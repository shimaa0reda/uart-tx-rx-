==> flow/design.v <==
module deserializer  (
 input   wire               deser_en_se,
 input   wire               sampled_bit_se,
 input   wire   [3:0]       edge_count_se,
 input   wire               clk_se,
 input   wire               rst_se,
 input   wire    [4:0]       prescale_se,
 output  reg    [7:0]       p_data_se=0
);
integer i=0;
always@(posedge clk_se or negedge rst_se)
begin
  if(!rst_se)
    begin
     p_data_se<=0;
    end
  else
    begin
  if(deser_en_se && edge_count_se==(prescale_se-5'b1))
    begin
     p_data_se[i]<=sampled_bit_se;
	i<=i+1;
    end
    end
end
endmodule
# Step by step through the tools: deserializer
# Tool output for the design above, in the order of the flow.
# Line numbers count from 1 in the design file above.
# Library cell names are shortened.
# The mark - stands for no value.
[design]
top = "deserializer"
clk_port = "clk_se"
cell_library = "sky130hd"
corner = "tt_025C_1v80"

# After elaboration
# Counts by Yosys on the flattened word-level netlist (proc, flatten, opt, wreduce; memories kept). Register bits leave out memories and registers merged into their read ports (data or address); mux counts leave out enables and synchronous resets folded into registers. Print and check cells are left out. Cells with the same type and inputs are merged into one.
[word_totals]
ff_bits = 40
in_bits = 13
out_inout_bits = 8
elab_cells = 13
[op_classes]
addsub = 3
eq_ne = 1
shifts = 2
bitwise = 3
reduce_logical = 2
[op_table]
columns = ["cell", "n"]
rows = [
  ["variable shift 1 x 33 -> 8 bit", 1],
  ["variable shift 1 x 33 -> 8 bit (first input constant)", 1],
  ["negation 32 -> 33 bit", 1],
  ["adder 32 x 2 -> 32 bit (second input constant)", 1],
  ["AND 8 bit", 1],
  ["OR 8 bit", 1],
  ["inverter 8 bit", 1],
  ["equality test 4 x 5 -> 1 bit", 1],
  ["subtractor 5 x 1 -> 5 bit (second input constant)", 1],
  ["AND reduction 2 bit", 1],
  ["logical AND 1 bit", 1],
]

# Longest topological paths
# Longest topological path by Yosys (ltp), each cell counted once; first at word level (registers and memories cut), then after technology mapping (sequential cells cut; the memories' decode and read muxes count).
[depth]
depth_word = 5
ABC_AREA = 0
ltp_mapped = 13
depth_no_buf = 10

# Synthesis result
# Source: synth_stat.txt of the flow (Yosys; design flattened, memories mapped). It holds for the ABC_AREA given above (unset counts as 0); a run with the other value may have another netlist.
[by_type]
columns = ["type", "n", "area_total_um2"]
rows = [
  ["edfxtp_1", 32, 960.922],
  ["xnor2_1", 33, 289.027],
  ["dfrtp_1", 8, 200.192],
  ["nand3_1", 26, 130.125],
  ["clkbuf_8", 8, 110.106],
  ["nand4_1", 17, 106.352],
  ["nor2_1", 26, 97.594],
  ["nand2_1", 25, 93.84],
  ["xor2_1", 10, 87.584],
  ["a2111oi_4", 3, 82.579],
  ["mux2_1", 7, 78.826],
  ["and3_1", 10, 62.56],
  ["nor4_1", 10, 62.56],
  ["buf_6", 5, 56.304],
  ["clkbuf_1", 15, 56.304],
  ["a21oi_1", 11, 55.053],
  ["or3_1", 8, 50.048],
  ["nor4_4", 2, 42.541],
]
# Not listed: further types 59, cells in them 113.
[synth_totals]
cell_count = 369
mapped_area_mm2 = 0.0035221
seqArea_mm2 = 0.0011611
flip_flops = 40
buffers = 34

# Path before layout
# Path of least setup slack by OpenSTA after synthesis, without wires, with an ideal clock, recovery checks aside; 20% of the period is set as input and as output delay. Where synthesis merged equal registers, the netlist keeps one of their names.
[synth_timing]
path_type = "register to register"
start = "reg i[0]"
end = "reg p_data_se[1]"
period_ns = 5.18
setup_time_ns = 0.127
launch_ns = 0.000
arrival_ns = 3.273
required_time_ns = 5.053
slack_ns = 1.780
delay_ns = 3.400
stages = 13
n_path_buf = 2
period_less_setup_slack_ns = 3.4
# "delay_ns" = arrival - input delay + setup time.
# "stages" counts driving pins, that of a launching flip-flop among them; a cell with two outputs on the path counts twice.
# "period_less_setup_slack_ns" is the clock period less the worst setup slack; recovery checks do not enter. This is arithmetic on one report: input and output delays are still those of the set period (20% each).
# The rows between start and end are the longest chain of elaborated cells between them; the timing report does not say that the signal goes this way. Where chains are equally long, one stands for them.
# Each line given opens the expression or statement behind the cell; cells for indexed reads and writes are added by Yosys, which also makes memories of some case tables.
# Where a signal picks the word or bit written, the line may be left out of the assigning lines.
[synth_between]
path_cell_list = "edfxtp_1 clkbuf_8 inv_1 ha_1 or4b_4 buf_6 a2111oi_4 o21ai_2 a2111oi_4 mux2i_1 a2111oi_4 nand4_1 mux2_1"
elab_chain_cells = 5
cone_cells = 6
lines_between = 1
classes_between = "add/sub (1); shift (2); logic (3)"
[synth_rtl]
columns = ["item", "line", "source"]
rows = [
  ["start: declaration", 10, "integer i=0;"],
  ["start: assignment", 22, "i<=i+1;"],
  ["negation 32 -> 33 bit", 21, "p_data_se[i]<=sampled_bit_se;"],
  ["variable shift 1 x 33 -> 8 bit", 21, ""],
  ["inverter 8 bit", 21, ""],
  ["AND 8 bit", 21, ""],
  ["OR 8 bit", 21, ""],
  ["end: assignment", 15, "p_data_se<=0;"],
  ["end: declaration", 8, "output  reg    [7:0]       p_data_se=0"],
]

# Path in the finished layout
# From the final timing report of flow run 1: the path of least setup slack in the routed layout; clock arrival at registers is part of the times.
[layout_timing]
path_type = "register to register"
start = "reg i[0]"
end = "reg p_data_se[6]"
period_ns = 2.3
setup_time_ns = 0.11
launch_ns = 0.30
arrival_ns = 3.51
required_time_ns = 2.49
slack_ns = -1.02
stages = 13
n_path_buf = 2
# The rows between start and end are the longest chain of elaborated cells between them; the timing report does not say that the signal goes this way. Where chains are equally long, one stands for them.
# Where a signal picks the word or bit written, the line may be left out of the assigning lines.
[layout_between]
path_cell_list = "edfxtp_1 clkinv_4 ha_4 buf_4 or4b_2 o22ai_1 a31oi_1 and4b_1 mux2i_2 a2111oi_4 buf_4 nand4_1 mux2_4"
elab_chain_cells = 5
cone_cells = 6
lines_between = 1
classes_between = "add/sub (1); shift (2); logic (3)"
[layout_rtl]
columns = ["item", "line", "source"]
rows = [
  ["start: declaration", 10, "integer i=0;"],
  ["start: assignment", 22, "i<=i+1;"],
  ["negation 32 -> 33 bit", 21, "p_data_se[i]<=sampled_bit_se;"],
  ["variable shift 1 x 33 -> 8 bit", 21, ""],
  ["inverter 8 bit", 21, ""],
  ["AND 8 bit", 21, ""],
  ["OR 8 bit", 21, ""],
  ["end: assignment", 15, "p_data_se<=0;"],
  ["end: declaration", 8, "output  reg    [7:0]       p_data_se=0"],
]

deserializer through Yosys and OpenROAD on sky130hd: 2 stored runs, unordered, with their settings and measured results. The constraints put input and output delay at 20% of the set period each and load the outputs with 0.01 pF.
"worst_path_ns" is the time allowed to the run's worst setup path (the clock period less input and output delay, where it has them) less its slack. Clock arrival times count: a late capture clock shortens it, a late launch clock lengthens it.
"fin_power_mw": no workload was simulated; the value follows from the tool's default switching activity.

# flow run 1
==> flow/run.sh <==
#!/bin/bash
# the make line also repeats the synthesis and layout settings of config.mk as NAME=value (left out here)
make -C /OpenROAD-flow-scripts/flow DESIGN_CONFIG=/design/flow/config.mk WORK_HOME=/design/flow/orfs CLKGATE_MAP_FILE= finish
==> flow/config.mk <==
export PLATFORM = sky130hd
export DESIGN_NAME = deserializer
export DESIGN_NICKNAME = deserializer
export VERILOG_FILES = /design/flow/design.v
export SDC_FILE = /design/flow/constraint.sdc
export NUM_CORES = 4
export LEC_CHECK = 0
export ABC_AREA = 0
export CAP_MARGIN = 30
export CORE_ASPECT_RATIO = 1.31
export CORE_MARGIN = 2
export CORE_UTILIZATION = 63
export CTS_CLUSTER_DIAMETER = 115
export GPL_ROUTABILITY_DRIVEN = 1
export MAX_ROUTING_LAYER = met4
export MIN_ROUTING_LAYER = met1
export PLACE_DENSITY_LB_ADDON = 0.16
export SLEW_MARGIN = 20
==> flow/constraint.sdc <==
create_clock -name core_clock -period 2.3 [get_ports {clk_se}]
set_input_delay 0.4600 -clock core_clock [delete_from_list [all_inputs] [get_ports {clk_se}]]
set_output_delay 0.4600 -clock core_clock [all_outputs]
set_load 0.01 [all_outputs]

==> flow run 1: results <==
post_synth_area_mm2=0.0035221
design_die_area_mm2=0.0062101
fin_util_pct=87.9
setup_worst_slack_ns=-1.019
timing.setup.tns_ns=-7.594
fin_power_mw=1.467
worst_path_ns=3.32
critical_path_kind="register to register"

# flow run 2
==> flow/run.sh <==
#!/bin/bash
# the make line also repeats the synthesis and layout settings of config.mk as NAME=value (left out here)
make -C /OpenROAD-flow-scripts/flow DESIGN_CONFIG=/design/flow/config.mk WORK_HOME=/design/flow/orfs CLKGATE_MAP_FILE= finish
==> flow/config.mk <==
export PLATFORM = sky130hd
export DESIGN_NAME = deserializer
export DESIGN_NICKNAME = deserializer
export VERILOG_FILES = /design/flow/design.v
export SDC_FILE = /design/flow/constraint.sdc
export NUM_CORES = 4
export LEC_CHECK = 0
export CAP_MARGIN = 40
export CELL_PAD_IN_SITES_DETAIL_PLACEMENT = 1
export CELL_PAD_IN_SITES_GLOBAL_PLACEMENT = 0
export CORE_MARGIN = 2
export CORE_UTILIZATION = 51
export CTS_CLUSTER_DIAMETER = 324
export GPL_ROUTABILITY_DRIVEN = 1
export MIN_ROUTING_LAYER = met2
export PLACE_DENSITY = 0.93
export SETUP_SLACK_MARGIN = 0.8
export SLEW_MARGIN = 20
==> flow/constraint.sdc <==
create_clock -name core_clock -period 4.24 [get_ports {clk_se}]
set_input_delay 0.8480 -clock core_clock [delete_from_list [all_inputs] [get_ports {clk_se}]]
set_output_delay 0.8480 -clock core_clock [all_outputs]
set_load 0.01 [all_outputs]

==> flow run 2: results <==
outcome="incomplete, routing halted on GRT-0232"
